==> flow/design.v <==
module button_sync (
  input   clk100_i,
  input   btn_i,
  output  btn_was_pressed
);
reg  [1:0] btn_start_sync;
always @( posedge clk100_i )
begin
  btn_start_sync[0] <= ~btn_i;
  btn_start_sync[1] <= btn_start_sync[0];
end
assign btn_was_pressed = ~btn_start_sync[1] & btn_start_sync[0];
endmodule
`timescale 1ns / 1ps
module decoder(
  input  [3:0] counter_i,
  output [6:0] hex_o
);
reg [6:0] decoder;
always @( * ) begin
  case ( counter_i )      
    4'd0    : decoder = 7'b100_0000;
    4'd1    : decoder = 7'b111_1001;
    4'd2    : decoder = 7'b010_0100;
    4'd3    : decoder = 7'b011_0000;
    4'd4    : decoder = 7'b001_1001;
    4'd5    : decoder = 7'b001_0010;
    4'd6    : decoder = 7'b000_0010;
    4'd7    : decoder = 7'b111_1000;
    4'd8    : decoder = 7'b000_0000;
    4'd9    : decoder = 7'b001_0000;
    default : decoder = 7'b000_0000;
  endcase
end
assign hex_o = decoder;
endmodule
module new_stopwatch(
  input        clk100_i,
  input        rstn_i,
  input        start_stop_i,
  output [6:0] hex0_o,
  output [6:0] hex1_o,
  output [6:0] hex2_o,
  output [6:0] hex3_o
);
reg         device_running      = 1'b0;
wire        btn_start_was_pressed;
always @( posedge clk100_i )
begin
  if ( btn_start_was_pressed )
    device_running <= ~device_running;
end
localparam PULSE_WIDTH = 4;
localparam PULSE_MAX = 4'd9;
reg [PULSE_WIDTH - 1:0] pulse_counter = 0;
button_sync bs1(
  .clk100_i        ( clk100_i               ),
  .btn_i           ( start_stop_i           ),
  .btn_was_pressed ( btn_start_was_pressed  )
);
wire  hundredths_of_second_passed = ( pulse_counter == PULSE_MAX );
always @( posedge clk100_i or negedge rstn_i ) begin
  if ( !rstn_i ) 
  begin
    pulse_counter <= 0;
  end
  else if ( device_running | hundredths_of_second_passed )
  begin
    if ( hundredths_of_second_passed )
      pulse_counter <= 0;
    else
      pulse_counter <= pulse_counter + 1;
  end
end
wire  tenths_of_second_passed;
wire  second_passed;
wire  ten_seconds_passed;
wire  hundred_seconds_passed;
wire  [3:0]  hund_counter;
wire  [3:0]  tth_counter;
wire  [3:0]  sec_counter;
wire  [3:0]  ten_counter;
s_counter hundredths_counter(
  .clk100_i             (clk100_i),
  .rstn_i               (rstn_i),
  .smallest_part_passed (hundredths_of_second_passed),
  .hex_o                (hex0_o),
  .biggest_part_passed  (tenths_of_second_passed),
  .counter_o (hund_counter)
);
s_counter tenths_counter(
  .clk100_i             (clk100_i),
  .rstn_i               (rstn_i),
  .smallest_part_passed (tenths_of_second_passed),
  .hex_o                (hex1_o),
  .biggest_part_passed  (second_passed),
  .counter_o (tth_counter)
);
s_counter seconds_counter(
  .clk100_i             (clk100_i),
  .rstn_i               (rstn_i),
  .smallest_part_passed (second_passed),
  .hex_o                (hex2_o),
  .biggest_part_passed  (ten_seconds_passed),
  .counter_o (sec_counter)
);
s_counter ten_seconds_counter(
  .clk100_i             (clk100_i),
  .rstn_i               (rstn_i),
  .smallest_part_passed (ten_seconds_passed),
  .hex_o                (hex3_o),
  .biggest_part_passed  (hundred_seconds_passed),
  .counter_o (ten_counter)
);
endmodule
module s_counter (
  input         clk100_i,
  input         rstn_i,
  input         smallest_part_passed,
  output [6:0]  hex_o,
  output        biggest_part_passed,
  output [3:0]  counter_o
);
localparam  COUNTER_MAX = 4'd9;
reg [3:0] counter = 4'd0;
assign  biggest_part_passed =
        ( ( counter == COUNTER_MAX ) & smallest_part_passed );
assign counter_o = counter;
always @( posedge clk100_i or negedge rstn_i ) begin
  if ( !rstn_i )
    counter <= 0;
  else if ( smallest_part_passed ) 
  begin
    if ( biggest_part_passed )
      counter <= 0;
    else
      counter <= counter + 1;
  end
end
decoder hex_dec (
  .counter_i ( counter ),
  .hex_o     ( hex_o   )
);
endmodule
From RTL to reports: new_stopwatch
Tool output for the design above, in the order of the flow.
Lines are those of the file above, counted from 1.
Operators: Yosys type, input widths -> output width; for muxes data width and select width s.
{"block": "inputs", "top_module": "new_stopwatch", "clock": "clk100_i", "cell_library": "sky130hd", "lib_corner": "tt_025C_1v80"}

Elaborated design
Source: Yosys, flattened and elaborated, memories not mapped. Widths are those after wreduce; folded enables and synchronous resets count as part of the registers. Registers that Yosys merges into a memory's read port (data or address) are not register bits. Print and check cells do not count. Equal cells are merged and count once.
Memory sizes are those after Yosys's memory passes, which may raise the word count (mostly to a power of two), join words into wider ones and drop unused or constant bits.
{"block": "bits", "romBits": 448, "ff_bits": 23, "memories": 4, "output_inout_bits": 28}
{"block": "mem_list", "name": "(name not given)", "size": 16, "width": 7, "rd": 1, "write_ports": 0, "line": 21, "text": "case ( counter_i )"}
{"block": "mem_list", "name": "(name not given)", "size": 16, "width": 7, "rd": 1, "write_ports": 0, "line": 21}
{"block": "mem_list", "name": "(name not given)", "size": 16, "width": 7, "rd": 1, "write_ports": 0, "line": 21}
{"block": "mem_list", "name": "(name not given)", "size": 16, "width": 7, "rd": 1, "write_ports": 0, "line": 21}
{"block": "classes", "add_sub_neg": 5, "n_mux": 5, "equal": 5, "logic": 9}
{"block": "ops", "op": "$add 4x1->4 const B", "n": 5}
{"block": "ops", "op": "$eq 4x4->1 const B", "n": 5}
{"block": "ops", "op": "$mux 4", "n": 5}
{"block": "ops", "op": "$and 1x1->1", "n": 5}
{"block": "ops", "op": "$not 1->1", "n": 3}
{"block": "ops", "op": "$or 1x1->1", "n": 1}

Longest topological paths
Yosys ltp: most cells in a row. Word level: on the elaborated netlist, between registers, memories and ports. Mapped: between sequential cells and ports; inverters and the memories' decode and read muxes count.
{"block": "logic_depth", "ltp_word": 6, "ABC_AREA": 0, "depth_mapped": 7, "depth_no_buf": 6}

Synthesis result
Source: synth_stat.txt of the flow (Yosys; design flattened, memories mapped). It holds for the ABC_AREA given above (unset counts as 0); a run with the other value may have another netlist.
{"block": "synth_totals", "seqArea_mm2": 0.0005705, "flip_flops": 23, "stdcells": 205, "synth_area_mm2": 0.0017041}
{"block": "types", "type": "sky130_fd_sc_hd__dfrtp_1", "n": 20, "area_total_um2": 500.48}
{"block": "types", "type": "sky130_fd_sc_hd__ha_1", "n": 19, "area_total_um2": 237.728}
{"block": "types", "type": "sky130_fd_sc_hd__o21ai_0", "n": 19, "area_total_um2": 95.091}
{"block": "types", "type": "sky130_fd_sc_hd__nand2_1", "n": 25, "area_total_um2": 93.84}
{"block": "types", "type": "sky130_fd_sc_hd__inv_1", "n": 22, "area_total_um2": 82.579}
{"block": "types", "type": "sky130_fd_sc_hd__a21oi_1", "n": 15, "area_total_um2": 75.072}
{"block": "types", "type": "sky130_fd_sc_hd__mux2i_1", "n": 6, "area_total_um2": 60.058}
{"block": "types", "type": "sky130_fd_sc_hd__nor2_1", "n": 16, "area_total_um2": 60.058}
{"block": "types", "type": "sky130_fd_sc_hd__dfxtp_1", "n": 2, "area_total_um2": 40.038}
{"block": "types", "type": "sky130_fd_sc_hd__nand3_1", "n": 8, "area_total_um2": 40.038}
{"block": "types", "type": "sky130_fd_sc_hd__edfxtp_1", "n": 1, "area_total_um2": 30.029}
{"block": "types", "type": "sky130_fd_sc_hd__nor3b_1", "n": 4, "area_total_um2": 30.029}
{"block": "types", "type": "sky130_fd_sc_hd__xnor2_1", "n": 3, "area_total_um2": 26.275}
{"block": "types", "type": "sky130_fd_sc_hd__nand2b_1", "n": 4, "area_total_um2": 25.024}
{"block": "types", "type": "sky130_fd_sc_hd__o22ai_1", "n": 4, "area_total_um2": 25.024}
{"block": "types", "type": "sky130_fd_sc_hd__a21o_1", "n": 3, "area_total_um2": 22.522}
{"block": "types", "type": "sky130_fd_sc_hd__buf_6", "n": 2, "area_total_um2": 22.522}
{"block": "types", "type": "sky130_fd_sc_hd__nand3b_4", "n": 1, "area_total_um2": 20.019}
Other cell types: 18; their cells: 31.
The figures by module come from a second, unflattened synthesis with its own total; it is not the netlist above.
{"block": "unflattened", "hier_cells": 212, "hier_area_mm2": 0.0019419}
Each row is one instance without its submodules.
{"block": "modules", "mod": "s_counter", "cells": 22, "area_mm2": 0.000234, "mod_seq_area_mm2": 0.0001001, "n_inst": 4}
{"block": "modules", "mod": "decoder", "cells": 25, "area_mm2": 0.0001764, "mod_seq_area_mm2": 0, "n_inst": 4}
{"block": "modules", "mod": "new_stopwatch", "cells": 20, "area_mm2": 0.0002427, "mod_seq_area_mm2": 0.0001301, "n_inst": 1}
{"block": "modules", "mod": "button_sync", "cells": 4, "area_mm2": 0.0000576, "mod_seq_area_mm2": 0.00004, "n_inst": 1}

Worst setup path after synthesis
OpenSTA on the mapped netlist: ideal clock, no wires. The path of least setup slack (recovery checks aside). Input and output delay are each 20% of the period. Register names are those of the netlist, which keeps one name where synthesis merged equal registers.
{"block": "synth_timing", "kind": "reg2reg", "startpoint": "register hundredths_counter.counter[1]", "endpoint": "register ten_seconds_counter.counter[2]", "stages": 8, "slack_ns": 0.521, "required_time_ns": 2.393, "path_delay_ns": 1.998, "t_first_pin_ns": 0.000, "arrival_time_ns": 1.871, "setup_time_ns": 0.127, "period_ns": 2.52, "period_less_setup_slack_ns": 1.999}
"path_delay_ns" is the arrival time less input delay plus setup time.
"stages": output pins that drive a net of the path, with the launching flip-flop's if there is one; two outputs of one cell count as two.
"period_less_setup_slack_ns" = period - worst setup slack (recovery checks aside). The figure is calculated, with input and output delays left at 20% of the set period.
The rows between start and end are the longest chain of elaborated cells between them; the timing report does not say that the signal goes this way. Where chains are equally long, one stands for them.
A line is the first line of the expression or statement that the cell stems from. Yosys adds cells for indexed reads and writes and turns some case tables into memories.
At most two assigning lines are given for a register; there are more.
{"block": "synth_via", "cell_sequence": "sky130_fd_sc_hd__dfrtp_1 > sky130_fd_sc_hd__inv_1 > sky130_fd_sc_hd__ha_1 > sky130_fd_sc_hd__nand3b_1 > sky130_fd_sc_hd__or4_4 > sky130_fd_sc_hd__buf_6 > sky130_fd_sc_hd__nor2_4 > sky130_fd_sc_hd__mux2_1", "elab_chain_cells": 6, "cone_cells": 6, "classes_between": "1 x eq/ne; 1 x mux; 4 x logic"}
{"block": "synth_rtl", "item": "start, declared", "line": 125, "text": "reg [3:0] counter = 4'd0;"}
{"block": "synth_rtl", "item": "start, assigned", "line": 131, "text": "counter <= 0;"}
{"block": "synth_rtl", "item": "start, assigned", "line": 137, "text": "counter <= counter + 1;"}
{"block": "synth_rtl", "item": "$eq 4x4->1", "line": 127, "text": "( ( counter == COUNTER_MAX ) & smallest_part_passed );"}
{"block": "synth_rtl", "item": "$and 1x1->1 (4 in a row)", "line": 127}
{"block": "synth_rtl", "item": "$mux 4", "line": 134, "text": "if ( biggest_part_passed )"}
{"block": "synth_rtl", "item": "end, assigned", "line": 135, "text": "counter <= 0;"}
{"block": "synth_rtl", "item": "end, assigned", "line": 137}
{"block": "synth_rtl", "item": "end, declared", "line": 125}

Worst path after layout
From the final timing report of record 1: the path of least setup slack in the routed layout; clock arrival at registers is part of the times.
{"block": "layout_timing", "kind": "reg2out", "startpoint": "register tenths_counter.counter[0]", "endpoint": "output hex1_o[3]", "stages": 9, "required_time_ns": 1.22, "t_first_pin_ns": 0.28, "arrival_time_ns": 1.64, "period_ns": 1.53, "slack_ns": -0.41}
The rows between start and end are the longest chain of elaborated cells between them; the timing report does not say that the signal goes this way. Where chains are equally long, one stands for them.
The chain passes a memory read, where the word-level depth is cut; so it can be longer than that depth.
At most two assigning lines are given for a register; there are more.
{"block": "layout_via", "cell_sequence": "sky130_fd_sc_hd__dfrtp_1 > sky130_fd_sc_hd__buf_4 > sky130_fd_sc_hd__buf_6 > sky130_fd_sc_hd__inv_4 > sky130_fd_sc_hd__ha_4 > sky130_fd_sc_hd__inv_2 > sky130_fd_sc_hd__nand2_2 > sky130_fd_sc_hd__a21oi_2 > sky130_fd_sc_hd__buf_2", "elab_chain_cells": 1, "cone_cells": 1, "classes_between": "1 x memory"}
{"block": "layout_rtl", "item": "start, declared", "line": 125, "text": "reg [3:0] counter = 4'd0;"}
{"block": "layout_rtl", "item": "start, assigned", "line": 131, "text": "counter <= 0;"}
{"block": "layout_rtl", "item": "start, assigned", "line": 137, "text": "counter <= counter + 1;"}
{"block": "layout_rtl", "item": "$mem_v2 16x7", "line": 21, "text": "case ( counter_i )"}
{"block": "layout_rtl", "item": "end, declared", "line": 42, "text": "output [6:0] hex1_o,"}

# Flow runs of new_stopwatch

new_stopwatch through Yosys and OpenROAD on sky130hd: 2 stored runs, unordered, with their settings and measured results. The constraints put input and output delay at 20% of the set period each and load the outputs with 0.01 pF.
"achievedPeriod_ns": clock period set for the run, less the worst setup slack. It is reckoned from that one timing run; input and output delays stay at 20% of the period that was set.
"worst_path_allowed_less_slack_ns": the worst setup path's part of the clock period (all of it between registers, 20% less for each end at a port) less its slack. A launch clock that arrives late makes it longer, a capture clock that arrives late makes it shorter.
"totalPower_uw" is the tool's figure for a default switching activity; nothing was simulated.

{"run": "record 1", "settings": { "period_ns": 1.53, "CAP_MARGIN": 20, "CORE_MARGIN": 2, "CORE_UTILIZATION": 40, "SLEW_MARGIN": 20 }, "results": { "worst_path_allowed_less_slack_ns": 1.64, "critical_path_kind": "reg2out", "stdcell_area_mm2": 0.0033082, "totalPower_uw": 2656, "worst_setup_slack_ns": -0.415, "setupTns_ns": -9.192, "achievedPeriod_ns": 1.945, "yosys_chip_area_mm2": 0.0017041, "die_area_mm2": 0.0047983, "finish.utilization_frac": 0.815, "fin_hold_ws_ns": 0.353 }}
{"run": "record 2", "settings": { "period_ns": 2.85, "CORE_UTILIZATION": 59, "SETUP_SLACK_MARGIN": 0.73, "CORE_MARGIN": 2, "CELL_PAD_IN_SITES_GLOBAL_PLACEMENT": 1, "ABC_AREA": 1, "GPL_TIMING_DRIVEN": 1, "GPL_ROUTABILITY_DRIVEN": 1, "CTS_CLUSTER_DIAMETER": 195, "CAP_MARGIN": 35, "SLEW_MARGIN": 25, "MIN_ROUTING_LAYER": "met2", "MAX_ROUTING_LAYER": "met5" }, "outcome": "no final report: placement broke off with GPL-0301"}
